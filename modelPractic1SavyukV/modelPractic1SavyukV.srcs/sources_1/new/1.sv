==> flow/design.v <==
`timescale 1ns/10ps
module cathode_top
  (
   input wire         clk,
   input wire [3:0]   encoded,
   input wire         digit_point,
   output logic [7:0] cathode
   );
  always_ff @(posedge clk) begin
    cathode[7] <= digit_point;
    case (encoded)
      4'h0: cathode[6:0] <= 7'b1000000;
      4'h1: cathode[6:0] <= 7'b1111001;
      4'h2: cathode[6:0] <= 7'b0100100;
      4'h3: cathode[6:0] <= 7'b0110000;
      4'h4: cathode[6:0] <= 7'b0011001;
      4'h5: cathode[6:0] <= 7'b0010010;
      4'h6: cathode[6:0] <= 7'b0000010;
      4'h7: cathode[6:0] <= 7'b1111000;
      4'h8: cathode[6:0] <= 7'b0000000;
      4'h9: cathode[6:0] <= 7'b0010000;
      4'hA: cathode[6:0] <= 7'b0001000;
      4'hB: cathode[6:0] <= 7'b0000011;
      4'hC: cathode[6:0] <= 7'b1000110;
      4'hD: cathode[6:0] <= 7'b0100001;
      4'hE: cathode[6:0] <= 7'b0000110;
      4'hF: cathode[6:0] <= 7'b0001110;
    endcase
  end
endmodule
# ---- Step by step through the tools: cathode_top
# The steps from the RTL of cathode_top to its reports follow in flow order.
# Lines are those of the file above, counted from 1.
# Operators carry their Yosys type and port widths (W data, S select, Z words).
# Library cell names are shortened.
# A cell with -- has no value.
dict set report design {
  top {cathode_top}
  clock {clk}
  lib {sky130hd}
  pvt_corner {tt_025C_1v80}
}

# ---- Word level
# Yosys after proc, flatten, opt, wreduce and memory -nomap, before mapping. Enables and synchronous resets that opt folds into registers are not counted as muxes. Memory bits, and registers merged into a memory's read port (data or address), are not among the register bits. Print and check cells are not counted. Equal cells are merged and count once.
# Yosys's memory passes give these memory sizes; they may raise the number of words (mostly to a power of two), join words into wider ones and drop unused or constant bits.
dict set report bits {
  ff_bits 8
  romBits 112
  clocked_rd_ports_x_width 7
  n_memories 1
  inputBits 6
  out_inout_bits 8
  word_cells 2
}
# memory words width read_ports write_ports line_no
set memory_table {}
lappend memory_table {{(name not given)} 16 7 1 0 11} ;# case (encoded)

# ---- Depth
# Longest topological path by Yosys (ltp), each cell counted once; first at word level (registers and memories cut), then after technology mapping (sequential cells cut; the memories' decode and read muxes count).
dict set report logic_depth {
  word_depth 0
  ABC_AREA 0
  mapped_depth 5
  mapped_depth_nobuf 5
}

# ---- Mapped cells and area
# Yosys stat after the flow's synthesis: flattened, memories mapped to cells. It holds for the ABC_AREA given above (unset counts as 0); a run with the other value may have another netlist.
# The area totals of this step are shown rounded.
dict set report synth_totals {
  cell_count 40
  yosys_area_um2 435
  sequential_area_um2 160
  flip_flops 8
  n_buf 2
}
# type n type_area_um2
set by_type {}
lappend by_type {dfxtp_1 8 160.154}
lappend by_type {ha_1 7 87.584}
lappend by_type {mux2i_1 4 40.038}
lappend by_type {mux4_1 1 26.275}
lappend by_type {nor2_1 5 18.768}
lappend by_type {a22o_1 2 17.517}
lappend by_type {buf_6 1 11.261}
lappend by_type {inv_1 3 11.261}
lappend by_type {mux2_2 1 11.261}
lappend by_type {a32o_1 1 10.01}
lappend by_type {o21ai_0 2 10.01}
lappend by_type {and2b_2 1 8.758}
lappend by_type {or3b_1 1 8.758}
lappend by_type {a21oi_1 1 5.005}
lappend by_type {buf_2 1 5.005}
lappend by_type {nand2_1 1 3.754}

# ---- Timing after synthesis
# OpenSTA on the mapped netlist: ideal clock, no wires. The path of least setup slack (recovery checks aside). Input and output delay are each 20% of the period. Register names are those of the netlist, which keeps one name where synthesis merged equal registers.
dict set report synth_path {
  kind {in2reg}
  startpoint {input port encoded[1]}
  endpoint {register cathode[0]}
  period_ns 1.67
  in_delay_ns 0.334
  setup_ns 0.074
  t_first_pin_ns 0.334
  arrival_time_ns 1.232
  required_ns 1.596
  slack_ns 0.364
  path_delay_ns 0.972
  driving_pins 5
  path_buffers 0
  period_less_setup_slack_ns 1.306
}
# "path_delay_ns" is the arrival time less input delay plus setup time.
# "driving_pins": output pins that drive a net of the path, with the launching flip-flop's if there is one; two outputs of one cell count as two.
# "period_less_setup_slack_ns" = period - worst setup slack (recovery checks aside). The figure is calculated, with input and output delays left at 20% of the set period.
# A register here has more assigning lines than the two given.
dict set report synth_between {
  path_cell_list {inv_1 ha_1 and2b_2 or3b_1 o21ai_0}
}
# element line_no
set synth_rtl {}
lappend synth_rtl {{from (decl)} 5} ;# input wire [3:0]   encoded,
lappend synth_rtl {{to (assign)} 12} ;# 4'h0: cathode[6:0] <= 7'b1000000;
lappend synth_rtl {{to (assign)} 13} ;# 4'h1: cathode[6:0] <= 7'b1111001;
lappend synth_rtl {{to (decl)} 7} ;# output logic [7:0] cathode
# No chain of elaborated cells between the ends is given.

# ---- Worst path after layout
# Path of least setup slack in the final report of stored run 2 (OpenROAD, finished layout, wires in). Where an end is a register, its clock arrival counts in the times.
dict set report layout_path {
  kind {in2reg}
  startpoint {input port encoded[0]}
  endpoint {register cathode[3]}
  period_ns 1.71
  in_delay_ns 0.34
  setup_ns 0.12
  t_first_pin_ns 0.34
  arrival_time_ns 1.80
  required_ns 1.83
  slack_ns 0.04
  driving_pins 5
  path_buffers 1
}
# A register here has more assigning lines than the two given.
dict set report layout_between {
  path_cell_list {clkdlybuf4s50_1 inv_1 ha_1 inv_1 mux4_1}
}
# element line_no
set layout_rtl {}
lappend layout_rtl {{from (decl)} 5} ;# input wire [3:0]   encoded,
lappend layout_rtl {{to (assign)} 12} ;# 4'h0: cathode[6:0] <= 7'b1000000;
lappend layout_rtl {{to (assign)} 13} ;# 4'h1: cathode[6:0] <= 7'b1111001;
lappend layout_rtl {{to (decl)} 7} ;# output logic [7:0] cathode
# No chain of elaborated cells between the ends is given.

Measured data: module cathode_top, platform sky130hd, 2 stored runs of the flow under differing settings, order arbitrary. Input and output delays are each 20% of the period that was set; the output load is 0.01 pF.
"clock_period_reached_ns": clock period set for the run, less the worst setup slack. It is reckoned from that one timing run; input and output delays stay at 20% of the period that was set.
"critical_path_time_ns" = time allowed to the worst setup path (clock period - input delay - output delay, where it has them) - its slack; a late launch clock adds to it, a late capture clock takes from it.
"final_power_mw" rests on the timing tool's default activity at the inputs, not on a simulated workload.
The results are shown rounded.

[flow] stored run 1: files
==> flow/run.sh <==
#!/bin/bash
# the make line also repeats the synthesis and layout settings of config.mk as NAME=value (left out here)
make -C /OpenROAD-flow-scripts/flow DESIGN_CONFIG=/design/flow/config.mk WORK_HOME=/design/flow/orfs CLKGATE_MAP_FILE= finish
==> flow/config.mk <==
export PLATFORM = sky130hd
export DESIGN_NAME = cathode_top
export DESIGN_NICKNAME = cathode_top
export VERILOG_FILES = /design/flow/design.v
export SDC_FILE = /design/flow/constraint.sdc
export NUM_CORES = 4
export LEC_CHECK = 0
export CAP_MARGIN = 20
export CELL_PAD_IN_SITES_DETAIL_PLACEMENT = 2
export CORE_MARGIN = 2
export CORE_UTILIZATION = 62
export CTS_CLUSTER_DIAMETER = 256
export HOLD_SLACK_MARGIN = 0.29
export MIN_ROUTING_LAYER = met1
export PLACE_DENSITY = 0.58
export SLEW_MARGIN = 20
==> flow/constraint.sdc <==
create_clock -name core_clock -period 1.36 [get_ports {clk}]
set_input_delay 0.2720 -clock core_clock [delete_from_list [all_inputs] [get_ports {clk}]]
set_output_delay 0.2720 -clock core_clock [all_outputs]
set_load 0.01 [all_outputs]

[flow] stored run 1: incomplete, floorplanning halted on PDN-0185

[flow] stored run 2: files
==> flow/run.sh <==
#!/bin/bash
# the make line also repeats the synthesis and layout settings of config.mk as NAME=value (left out here)
make -C /OpenROAD-flow-scripts/flow DESIGN_CONFIG=/design/flow/config.mk WORK_HOME=/design/flow/orfs CLKGATE_MAP_FILE= finish
==> flow/config.mk <==
export PLATFORM = sky130hd
export DESIGN_NAME = cathode_top
export DESIGN_NICKNAME = cathode_top
export VERILOG_FILES = /design/flow/design.v
export SDC_FILE = /design/flow/constraint.sdc
export NUM_CORES = 4
export LEC_CHECK = 0
export CAP_MARGIN = 20
export CELL_PAD_IN_SITES_GLOBAL_PLACEMENT = 0
export CORE_MARGIN = 3
export CORE_UTILIZATION = 23
export CTS_CLUSTER_SIZE = 59
export GPL_ROUTABILITY_DRIVEN = 1
export MAX_ROUTING_LAYER = met4
export SETUP_SLACK_MARGIN = -0.12
export SLEW_MARGIN = 20
export TNS_END_PERCENT = 45
==> flow/constraint.sdc <==
create_clock -name core_clock -period 1.71 [get_ports {clk}]
set_input_delay 0.3420 -clock core_clock [delete_from_list [all_inputs] [get_ports {clk}]]
set_output_delay 0.3420 -clock core_clock [all_outputs]
set_load 0.01 [all_outputs]

[flow] stored run 2: metrics
[metrics] final_stdcell_area_um2 = 686
[metrics] fin_tns_ns = 0.000
[metrics] final_power_mw = 0.468
[metrics] critical_path_time_ns = 1.33
[metrics] worst_setup_path_type = in2reg
[metrics] final_hold_ws_ns = 0.546
[metrics] synthArea_um2 = 435
[metrics] clock_period_reached_ns = 1.672
[metrics] post_route_util_pct = 38.9
[metrics] die_footprint_um2 = 2450
[metrics] worstSetupSlack_ns = 0.038
